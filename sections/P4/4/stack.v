==> flow/design.v <==
module stack
  #(parameter WordSize = 4 , AddressSize = 3)
(
  output reg [3:0] Data_Out,
  output reg Full,
  output reg Empty,
  output reg Error,
  input Clk,
  input RstN,
  input [3:0] Data_In,
  input push,
  input pop
  );
  reg [WordSize-1:0] Mem [0:(1<<AddressSize)-1];
  reg [AddressSize : 0] counter ;
  always@(posedge Clk)
  begin
   if (RstN == 1)
      begin 
        counter <=0;
        Full <=0;
        Empty<=1;
        Data_Out<=0;
        Error <= 0;
        Mem[0] <= 0;
        Mem[1] <= 0;
        Mem[2] <= 0;
        Mem[3] <= 0;
        Mem[4] <= 0;
        Mem[5] <= 0;
        Mem[6] <= 0;
        Mem[7] <= 0;
      end
  else begin
    if (pop == 1 && push == 0 && Empty != 1) begin
        Data_Out<= Mem[counter[AddressSize:0]-1];
        counter <= counter -4'b0001;
        Error <= 0;
        if (counter == 1) begin
          Full <= 0;
          Empty <= 1;   
        end
        else begin
          Full <= 0;
          Empty <= 0;  
        end
       end
    else if (push == 1 && pop == 0 && Full!=1) begin
        Mem[counter[AddressSize-1:0]]<= Data_In;
        counter <= counter +4'b0001;
        Error <= 0;
        if (counter == 4'b0111) begin
          Full <= 1;
          Empty <= 0;   
        end
        else begin
          Full <= 0;
          Empty <= 0;  
        end
       end 
    else if (push == 1 && pop == 1) begin
      Error <= 1;
      end 
    else begin 
      Error <=0;
      end 
    if (counter[AddressSize] ==1) begin
      Full <= 1;
      Empty <= 0;
    end
    else if (counter == 4'b0000) begin
      Full <= 0;
      Empty <= 1;
    end
        end
  end
endmodule
Step by step through the tools: stack --
The steps from the RTL of stack to its reports follow in flow order. Line numbers count from 1 in the design file above. Library cell names are shortened. Not given: --
Set-up: top module stack, clock port Clk, cell library sky130hd, timing corner tt_025C_1v80

Elaborated design --
Counts by Yosys on the flattened word-level netlist (proc, flatten, opt, wreduce; memories kept). Register bits leave out memories and registers merged into their read ports (data or address). Print and check cells are left out. Cells with the same type and inputs are merged into one. Yosys's memory passes give these memory sizes; they may raise the number of words (mostly to a power of two), join words into wider ones and drop unused or constant bits.
Word-level totals: word-level cells 46, memory bits (read-only) 0, memories 1, bits in latches 0, register bits after elaboration 7, memory bits (writable) 32, input bits 8, output and inout bits 7
Memories:
- Mem | words 8, width 4, RTL line 14 | reg [WordSize-1:0] Mem [0:(1<<AddressSize)-1];
Operators by class: $add $sub $neg 3, bitwise operators 4, muxes and demuxes 23, shifts and indexed selects 0, equal/unequal tests 2, multipliers 0, $lt $le $gt $ge 0, reduce/logical cells 9, div/mod/pow operators 0
Operators with widths (count):
- 4-bit two-way mux | 5
- 1-bit two-way mux | 15
- 3-bit two-way mux | 3
- 1-bit logical AND | 5
- 1-bit inverter | 4
- 4-bit by 1-bit adder with 4-bit output (second input constant) | 1
- 4-bit by 1-bit subtractor with 4-bit output (second input constant) | 1
- 4-bit by 1-bit == test with 1-bit output (second input constant) | 1
- 4-bit by 3-bit == test with 1-bit output (second input constant) | 1
- 4-bit zero test | 1
- 4-bit nonzero test | 1
- 3-bit by 1-bit subtractor with 3-bit output (second input constant) | 1
- 3-bit OR reduction | 1
- 2-bit nonzero test | 1

Longest topological paths --
Yosys ltp: most cells in a row. Word level: on the elaborated netlist, between registers, memories and ports. Mapped: between sequential cells and ports; inverters and the memories' decode and read muxes count.
Depth: depth after elaboration 7, ABC_AREA 0, depth in mapped cells 7, depth with buffers taken out 6

Synthesis result --
Source: synth_stat.txt of the flow (Yosys; design flattened, memories mapped). It holds for the ABC_AREA given above (unset counts as 0); a run with the other value may have another netlist.
Synthesis totals: mapped area 0.0020845 mm2, cell count 160, buffer cells 7, area of sequential cells 0.0011811 mm2, flip-flop cells 43
Cells by type (count):
- edfxtp_1 | 32
- dfxtp_1 | 11
- and2_1 | 33
- mux4_2 | 8
- or2_1 | 7
- mux2i_1 | 4
- ha_1 | 3
- nor2_1 | 10
- nor3_4 | 2
- a211oi_1 | 4
- nor2_2 | 4
- nor2_4 | 2
- or3_4 | 2
- clkbuf_1 | 5
- nand2_1 | 5
- xnor2_1 | 2
- xor2_1 | 2
- nor3_1 | 3
Not listed: further types 16, cells in them 21.

Timing after synthesis --
Source: OpenSTA report_checks on the synthesized netlist (no wires, ideal clock, input and output delay 20% of the period each), path of least setup slack; recovery checks are left aside. Register names are those of the netlist, which keeps one name where synthesis merged equal registers.
Timing post-synthesis: path kind reg-to-reg, start point register counter[1], end point register Data_Out[0], path slack 917 ps, driving pins on the path 8, clock period 2970 ps, buffers on the path 2, library setup time 138 ps, data required time 2832 ps, delay of the path 2054 ps, arrival 1916 ps, synthesis period reached 2053 ps
"delay of the path" is the arrival time less input delay plus setup time. "driving pins on the path": output pins that drive a net of the path, with the launching flip-flop's if there is one; two outputs of one cell count as two. "synthesis period reached" = period - worst setup slack (recovery checks aside). The figure is calculated, with input and output delays left at 20% of the set period. The rows between start and end are the longest chain of elaborated cells between them; the timing report does not say that the signal goes this way. Where chains are equally long, one stands for them. Each line given opens the expression or statement behind the cell; cells for indexed reads and writes are added by Yosys, which also makes memories of some case tables. At most two assigning lines are given for a register; there are more.
On the way, post-synthesis: cells stage by stage dfxtp_1 clkbuf_1 inv_1 ha_1 clkbuf_1 mux4_2 mux2i_1 a211oi_1, length of the longest elaborated chain 1
Ends and longest elaborated chain, post-synthesis:
- start, declared | RTL line 15 | reg [AddressSize : 0] counter ;
- start, assigned | RTL line 37 | counter <= counter -4'b0001;
- start, assigned | RTL line 50 | counter <= counter +4'b0001;
- 3-bit by 1-bit subtractor with 3-bit output | RTL line 36 | Data_Out<= Mem[counter[AddressSize:0]-1];
- end, declared | RTL line 4 | output reg [3:0] Data_Out,

Timing after layout --
From the final timing report of run A: the path of least setup slack in the routed layout; clock arrival at registers is part of the times. The report prints the path's times to 10 ps; the period is as set.
Timing after layout: path kind reg-to-reg, start point register Full, end point memory Mem[0][3], arrival 1820 ps, library setup time 260 ps, data required time 1650 ps, path slack -170 ps, buffers on the path 0, clock period 1570 ps, driving pins on the path 5
The rows between start and end are the longest chain of elaborated cells between them; the timing report does not say that the signal goes this way. Where chains are equally long, one stands for them. At most two assigning lines are given for a register; there are more. The path ends at the enable pin of a flip-flop; only ways to that pin are counted.
On the way, after layout: cells stage by stage dfxtp_2 or3b_4 or3_4 nor3_4 or2_4, length of the longest elaborated chain 5
Ends and longest elaborated chain, after layout:
- start, declared | RTL line 5 | output reg Full,
- start, assigned | RTL line 21 | Full <=0;
- start, assigned | RTL line 40 | Full <= 0;
- 1-bit inverter | RTL line 48 | else if (push == 1 && pop == 0 && Full!=1) begin
- 1-bit logical AND | RTL line 48
- 3-bit two-way mux | RTL line 48
- 3-bit two-way mux | RTL line 35 | if (pop == 1 && push == 0 && Empty != 1) begin
- 3-bit two-way mux | RTL line 18 | if (RstN == 1)
- end, declared | RTL line 14 | reg [WordSize-1:0] Mem [0:(1<<AddressSize)-1];

2 stored runs of stack in the flow (synthesis by Yosys, layout by OpenROAD, sky130hd cells), in arbitrary order. Constraints: input delay and output delay 20% of the set period each, output load 0.01 pF.
"achieved clock period" means the clock period less the worst setup slack. The figure is calculated, with input and output delays left at 20% of the set period.
By "power" is meant OpenSTA's value without simulated activity: inputs other than the clock are taken to toggle once in ten clock periods, and the tool carries that through the logic.
[run A] settings: period_ns=1.57, CORE_UTILIZATION=58, SETUP_SLACK_MARGIN=0.04, PLACE_DENSITY_LB_ADDON=0.07, CORE_MARGIN=7, TNS_END_PERCENT=70, ABC_AREA=0, CAP_MARGIN=20, SLEW_MARGIN=20
[run A] result: chip area after synthesis (Yosys) 0.0020845 mm2, die area 0.0054686 mm2, standard-cell area of the final layout 0.0026225 mm2, utilization 0.774, worst setup slack after layout -170 ps, total negative slack -4501 ps, worst hold slack 460 ps, power 3022 µW, achieved clock period 1740 ps
[run B] settings: period_ns=3.03, CAP_MARGIN=20, CORE_MARGIN=2, CORE_UTILIZATION=40, SLEW_MARGIN=20
[run B] result: chip area after synthesis (Yosys) 0.0020845 mm2, die area 0.0058049 mm2, standard-cell area of the final layout 0.0024186 mm2, utilization 0.477, worst setup slack after layout 663 ps, total negative slack 0 ps, worst hold slack 504 ps, power 1623 µW, achieved clock period 2367 ps
