==> flow/design.v <==
`timescale 1ns/1ns
module Booth
	#(
		parameter nb = 4
	)
	(
		input clk,
		input start,
		input [nb-1:0] M,
		input [nb-1:0] Q,
		output valid,
		output [2*nb-1:0] O
	);
	wire load;
	wire arithmetic;
	wire shift;
	wire [$clog2(nb):0] shmnt;
	DataPath #(.nb(nb)) dp
	(
		.clk(clk),
		.M_in(M),
		.Q_in(Q),
		.A(O[2*nb-1:nb]),
		.Q(O[nb-1:0]),
		.load(load),
		.arithmetic(arithmetic),
		.shift(shift),
		.shmnt(shmnt)
	);
	CU #(.nb(nb)) cu
	(
		.clk(clk),
		.start(start),
		.valid(valid),
		.Q(O[nb-1:0]),
		.load(load),
		.arithmetic(arithmetic),
		.shift(shift),
		.shmnt(shmnt)
	);
endmodule
`timescale 1ns/1ns
module CU
	#(
		parameter nb = 4
	)
	(
		input clk,
		input start,
		output valid,
		input [nb-1:0] Q,
		output load,
		output arithmetic,
		output shift,
		output [$clog2(nb):0] shmnt
	);
	reg[3:0] cs;  
	reg[3:0] ns;  
	localparam	LOAD = 0,
					ARTH = 1,
					SHFT = 2,
					DONE = 3;
	reg[$clog2(nb):0] counter;
	assign load = cs[LOAD];
	assign arithmetic = cs[ARTH];
	assign shift = cs[SHFT];
	assign valid = cs[DONE];
	always @(cs, counter)
	begin
		ns <= 0;
		if(cs[LOAD])
			ns[ARTH] <= 1'b1;
		if(cs[ARTH])
			ns[SHFT] <= 1'b1;
		if(cs[SHFT])
			if (counter > shmnt)
				ns[ARTH] <= 1'b1;
			else
				ns[DONE] <= 1'b1;
		if(cs[DONE])
			ns[DONE] <= 1'b1;
	end
	always @(posedge clk)
	begin
		if (start)
		begin
			cs <= 1;
			counter <= nb;
		end
		else
		begin
			cs <= ns;
			if (cs[SHFT])
				counter <= counter - shmnt;
		end
	end
	wire [nb-1:0] diff_pairs = ( Q ^ (Q >> 1) ) | (1'b1 << (nb-1'b1));
	reg [$clog2(nb):0] lsb_one;
	integer i;
	always @(*)
	begin
		lsb_one = 0;
		for (i = 1; i <= nb; i = i+1)
		begin
			if (diff_pairs[i-1] && !lsb_one)
				lsb_one = i;
		end
	end
	assign shmnt = (counter>lsb_one) ? lsb_one : counter;
endmodule
`timescale 1ns/1ns
module DataPath
	#(
		parameter nb = 4
	)
	(
		input clk,
		input [nb-1:0] M_in,
		input [nb-1:0] Q_in,
		output reg [nb-1:0] A,
		output reg [nb-1:0] Q,
		input load,
		input arithmetic,
		input shift,
		input [$clog2(nb):0] shmnt
	);
	reg [nb-1:0] M;			 
	reg LSB;				 
	always @(posedge clk)
	begin
		if (load)
		begin
			 M <= M_in;
			 A <= 0;
			 Q <= Q_in;
			 LSB <= 0;
		end
		else if (arithmetic)
		begin
			if (Q[0] == 1 && LSB == 0)
				A <= A - M;
			else if (Q[0] == 0 && LSB == 1)
				A <= A + M;
		end
		else if (shift)
		begin
			{A, Q, LSB} <= $signed({A, Q, LSB}) >>> shmnt;
		end
	end
endmodule
### Step by step through the tools: Booth

Tool output for the design above, in the order of the flow.
Lines are those of the file above, counted from 1.
Cell names lack the library's common part.
Not given: -

* top module: Booth
* clock port: clk
* library: sky130hd
* timing corner: tt_025C_1v80

### Elaborated design

Source: Yosys, flattened and elaborated, memories not mapped. Widths are those after wreduce. Registers that Yosys merges into a memory's read port (data or address) are not register bits. Print and check cells do not count. Equal cells are merged and count once.

* register bits: 20
* input bits: 10

* $add $sub $neg: 3
* magnitude comparators: 2
* eq/ne operators: 2
* shift-type cells: 1
* muxes and demuxes: 19
* bitwise logic cells: 4
* reductions and logical operators: 12

Operator list (number)
* 4-bit two-way mux: 7
* 3-bit zero test: 3
* 9-bit by 3-bit >>> shifter with 9-bit output: 1
* 1-bit two-way mux: 8
* 2-bit AND reduction: 3
* 3-bit > comparator: 2
* 3-bit two-way mux: 2
* 1-bit logical AND: 4
* 2-bit nonzero test: 2
* 4-bit adder: 1
* 4-bit subtractor: 1
* 2-bit two-way mux: 2
* 1-bit NOT: 3
* 3-bit subtractor: 1
* 3-bit inequality test with constant B: 1
* 3-bit XOR: 1
* 2-bit inequality test with constant B: 1

### Longest topological paths

Yosys ltp: most cells in a row. Word level: on the elaborated netlist, between registers, memories and ports. Mapped: between sequential cells and ports; inverters and the memories' decode and read muxes count.

* depth in word-level cells: 16
* ABC_AREA: 0
* mapped depth: 16
* gate-level depth less buffers: 14

### After synthesis

Yosys stat after the flow's synthesis: flattened, memories mapped to cells. It holds for the ABC_AREA given above (unset counts as 0); a run with the other value may have another netlist.
Totals and module areas in this step are rounded.

* standard cells after synthesis: 174
* chip area (Yosys): 1700 um^2
* area of sequential cells: 480 um^2
* mapped flip-flops: 20

Cell types
* dfxtp_1: number 12, area in all 240.23 um^2
* edfxtp_1: number 8, area in all 240.23 um^2
* ha_1: number 11, area in all 137.632 um^2
* mux2i_1: number 12, area in all 120.115 um^2
* inv_1: number 15, area in all 56.304 um^2
* mux2i_4: number 2, area in all 45.043 um^2
* nor2_1: number 12, area in all 45.043 um^2
* xnor2_1: number 5, area in all 43.792 um^2
* nand2_1: number 11, area in all 41.29 um^2
* fa_1: number 2, area in all 40.038 um^2
* buf_6: number 3, area in all 33.782 um^2
* nand2b_1: number 5, area in all 31.28 um^2
* nor2b_1: number 5, area in all 31.28 um^2
* a211oi_1: number 4, area in all 30.029 um^2
* a21oi_1: number 6, area in all 30.029 um^2
* o21ai_0: number 5, area in all 25.024 um^2
* mux2_2: number 2, area in all 22.522 um^2
* a22oi_4: number 1, area in all 21.27 um^2

Not listed: further types 41, cells in them 53.
By module: a second synthesis without flattening, with its own total; a netlist apart from the flattened one above.

* cell total of the unflattened synthesis: 169
* area (unflattened synthesis): 1600 um^2

Each row is one instance without its submodules.

By module
* DataPath (nb=4): instances 1, cells 100, area 950 um^2, seq. area 340 um^2
* CU (nb=4): instances 1, cells 69, area 610 um^2, seq. area 140 um^2
* Booth: instances 1, cells 0, area 0.0 um^2, seq. area 0.0 um^2

### Path before layout

OpenSTA on the mapped netlist: ideal clock, no wires. The path of least setup slack (recovery checks aside). Input and output delay are each 20% of the period. Register names are those of the netlist, which keeps one name where synthesis merged equal registers.

* path type: register to register
* start point: register dp.Q[2]
* end point: register cu.counter[2]
* period: 4220 ps
* library setup time: 120 ps
* launch time at the first pin: 0 ps
* arrival: 3254 ps
* data required time: 4100 ps
* slack: 846 ps
* delay of the path: 3374 ps
* driving pins on the path: 15
* buffers on the path: 2
* period reached after synthesis: 3374 ps

"delay of the path" = arrival - input delay + setup time.
"driving pins on the path": output pins that drive a net of the path, with the launching flip-flop's if there is one; two outputs of one cell count as two.
"period reached after synthesis" = period - worst setup slack (recovery checks aside). The figure is calculated, with input and output delays left at 20% of the set period.
Between the ends stands the longest chain of elaborated cells between them, by number of cells; it is not shown to be the way that was timed. Of several equally long chains one is given.
A line is the first line of the expression or statement that the cell stems from. Yosys adds cells for indexed reads and writes and turns some case tables into memories.

* cell sequence: edfxtp_1 -> buf_6 -> or2_4 -> o31ai_4 -> inv_1 -> ha_1 -> a21oi_1 -> a21o_1 -> buf_6 -> mux2i_4 -> inv_2 -> ha_1 -> fa_1 -> xnor2_1 -> a211o_1
* length of the longest elaborated chain: 11

RTL lines, path after synthesis
* start, declared: RTL line 121 `output reg [nb-1:0] Q,`
* start, assigned: RTL line 135 `Q <= Q_in;`
* 3-bit XOR: RTL line 97 `wire [nb-1:0] diff_pairs = ( Q ^ (Q >> 1) ) | (1'b1 << (nb-1'b1));`
* 1-bit logical AND: RTL line 105 `if (diff_pairs[i-1] && !lsb_one)`
* 2-bit two-way mux: RTL line 105
* 3-bit zero test: RTL line 105
* 1-bit logical AND: RTL line 105
* 2-bit two-way mux: RTL line 105
* 3-bit zero test: RTL line 105
* 3-bit two-way mux: RTL line 105
* 3-bit > comparator: RTL line 109 `assign shmnt = (counter>lsb_one) ? lsb_one : counter;`
* 3-bit two-way mux: RTL line 109
* 3-bit subtractor: RTL line 94 `counter <= counter - shmnt;`
* end, assigned: RTL line 88 `counter <= nb;`
* end, assigned: RTL line 94
* end, declared: RTL line 63 `reg[$clog2(nb):0] counter;`

### Path in the finished layout

Path of least setup slack in the final report of run A (OpenROAD, finished layout, wires in). Where an end is a register, its clock arrival counts in the times.
The path's times are printed in steps of 10 ps; the period is the one set.

* path type: register to register
* start point: register dp.Q[1]
* end point: register dp.Q[0]
* period: 3620 ps
* library setup time: 180 ps
* launch time at the first pin: 260 ps
* arrival: 3360 ps
* data required time: 3700 ps
* slack: 330 ps
* driving pins on the path: 11
* buffers on the path: 1

Between the ends stands the longest chain of elaborated cells between them, by number of cells; it is not shown to be the way that was timed. Of several equally long chains one is given.

* cell sequence: edfxtp_1 -> and2_2 -> a22oi_2 -> ha_1 -> and3_1 -> a21o_1 -> buf_4 -> mux2_4 -> mux2i_1 -> mux2_2 -> a221oi_2
* length of the longest elaborated chain: 16

RTL lines, path post-layout
* start, declared: RTL line 121 `output reg [nb-1:0] Q,`
* start, assigned: RTL line 135 `Q <= Q_in;`
* 3-bit XOR: RTL line 97 `wire [nb-1:0] diff_pairs = ( Q ^ (Q >> 1) ) | (1'b1 << (nb-1'b1));`
* 1-bit two-way mux: RTL line 105 `if (diff_pairs[i-1] && !lsb_one)`
* 3-bit zero test: RTL line 105
* 1-bit logical AND: RTL line 105
* 2-bit two-way mux: RTL line 105
* 3-bit zero test: RTL line 105
* 1-bit logical AND: RTL line 105
* [... 2 more ...]
* 3-bit two-way mux: RTL line 105
* 3-bit > comparator: RTL line 109 `assign shmnt = (counter>lsb_one) ? lsb_one : counter;`
* 3-bit two-way mux: RTL line 109
* 9-bit by 3-bit >>> shifter with 9-bit output: RTL line 147 `{A, Q, LSB} <= $signed({A, Q, LSB}) >>> shmnt;`
* 4-bit two-way mux: RTL line 145 `else if (shift)`
* 4-bit two-way mux: RTL line 138 `else if (arithmetic)`
* 4-bit two-way mux: RTL line 131 `if (load)`
* end, assigned: RTL line 135
* end, declared: RTL line 121

Record of 2 stored runs of the RTL-to-layout flow on Booth, platform sky130hd. The runs are unordered. Constraints: input delay and output delay 20% of the set period each, output load 0.01 pF.
By "clock period achieved" is meant the clock period of the run minus its worst setup slack. This is arithmetic on one report: input and output delays are still those of the set period (20% each).
By "time on the worst setup path" is meant the share of the clock period that the worst setup path is allowed (20% is reserved at inputs, 20% at outputs), minus its slack. Clock arrival times at its registers enter into it.
"power consumption": no workload was simulated; the value follows from the tool's default switching activity.
"time on the worst setup path" is given in steps of 10 ps.
The results are shown rounded.

### Run A

Settings: `period_ns=3.62`, `SETUP_SLACK_MARGIN=0.24`, `CAP_MARGIN=20`, `CORE_MARGIN=2`, `CORE_UTILIZATION=40`, `SLEW_MARGIN=20`

- Time on the worst setup path: 3290 ps
- Worst setup path kind: register to register
- Synthesis area: 1700 um^2
- Lowest setup slack: 330 ps
- Clock period achieved: 3287 ps
- Worst hold slack: 470 ps
- Die footprint: 4700 um^2
- Utilization after layout: 49%
- Total negative slack on setup checks: 0 ps
- Power consumption: 1500 uW
- Standard-cell area after routing: 2000 um^2

### Run B

Settings: `period_ns=6.0`, `CORE_UTILIZATION=21`, `SETUP_SLACK_MARGIN=1.0`, `CORE_ASPECT_RATIO=1.9`, `CELL_PAD_IN_SITES_GLOBAL_PLACEMENT=1`, `ABC_AREA=0`, `GPL_ROUTABILITY_DRIVEN=0`, `CTS_CLUSTER_SIZE=38`, `CAP_MARGIN=20`, `CORE_MARGIN=2`, `SLEW_MARGIN=20`

- Time on the worst setup path: 3750 ps
- Worst setup path kind: register to register
- Synthesis area: 1700 um^2
- Lowest setup slack: 2300 ps
- Clock period achieved: 3750 ps
- Worst hold slack: 480 ps
- Die footprint: 8700 um^2
- Utilization after layout: 26%
- Total negative slack on setup checks: 0 ps
- Power consumption: 910 uW
- Standard-cell area after routing: 2000 um^2
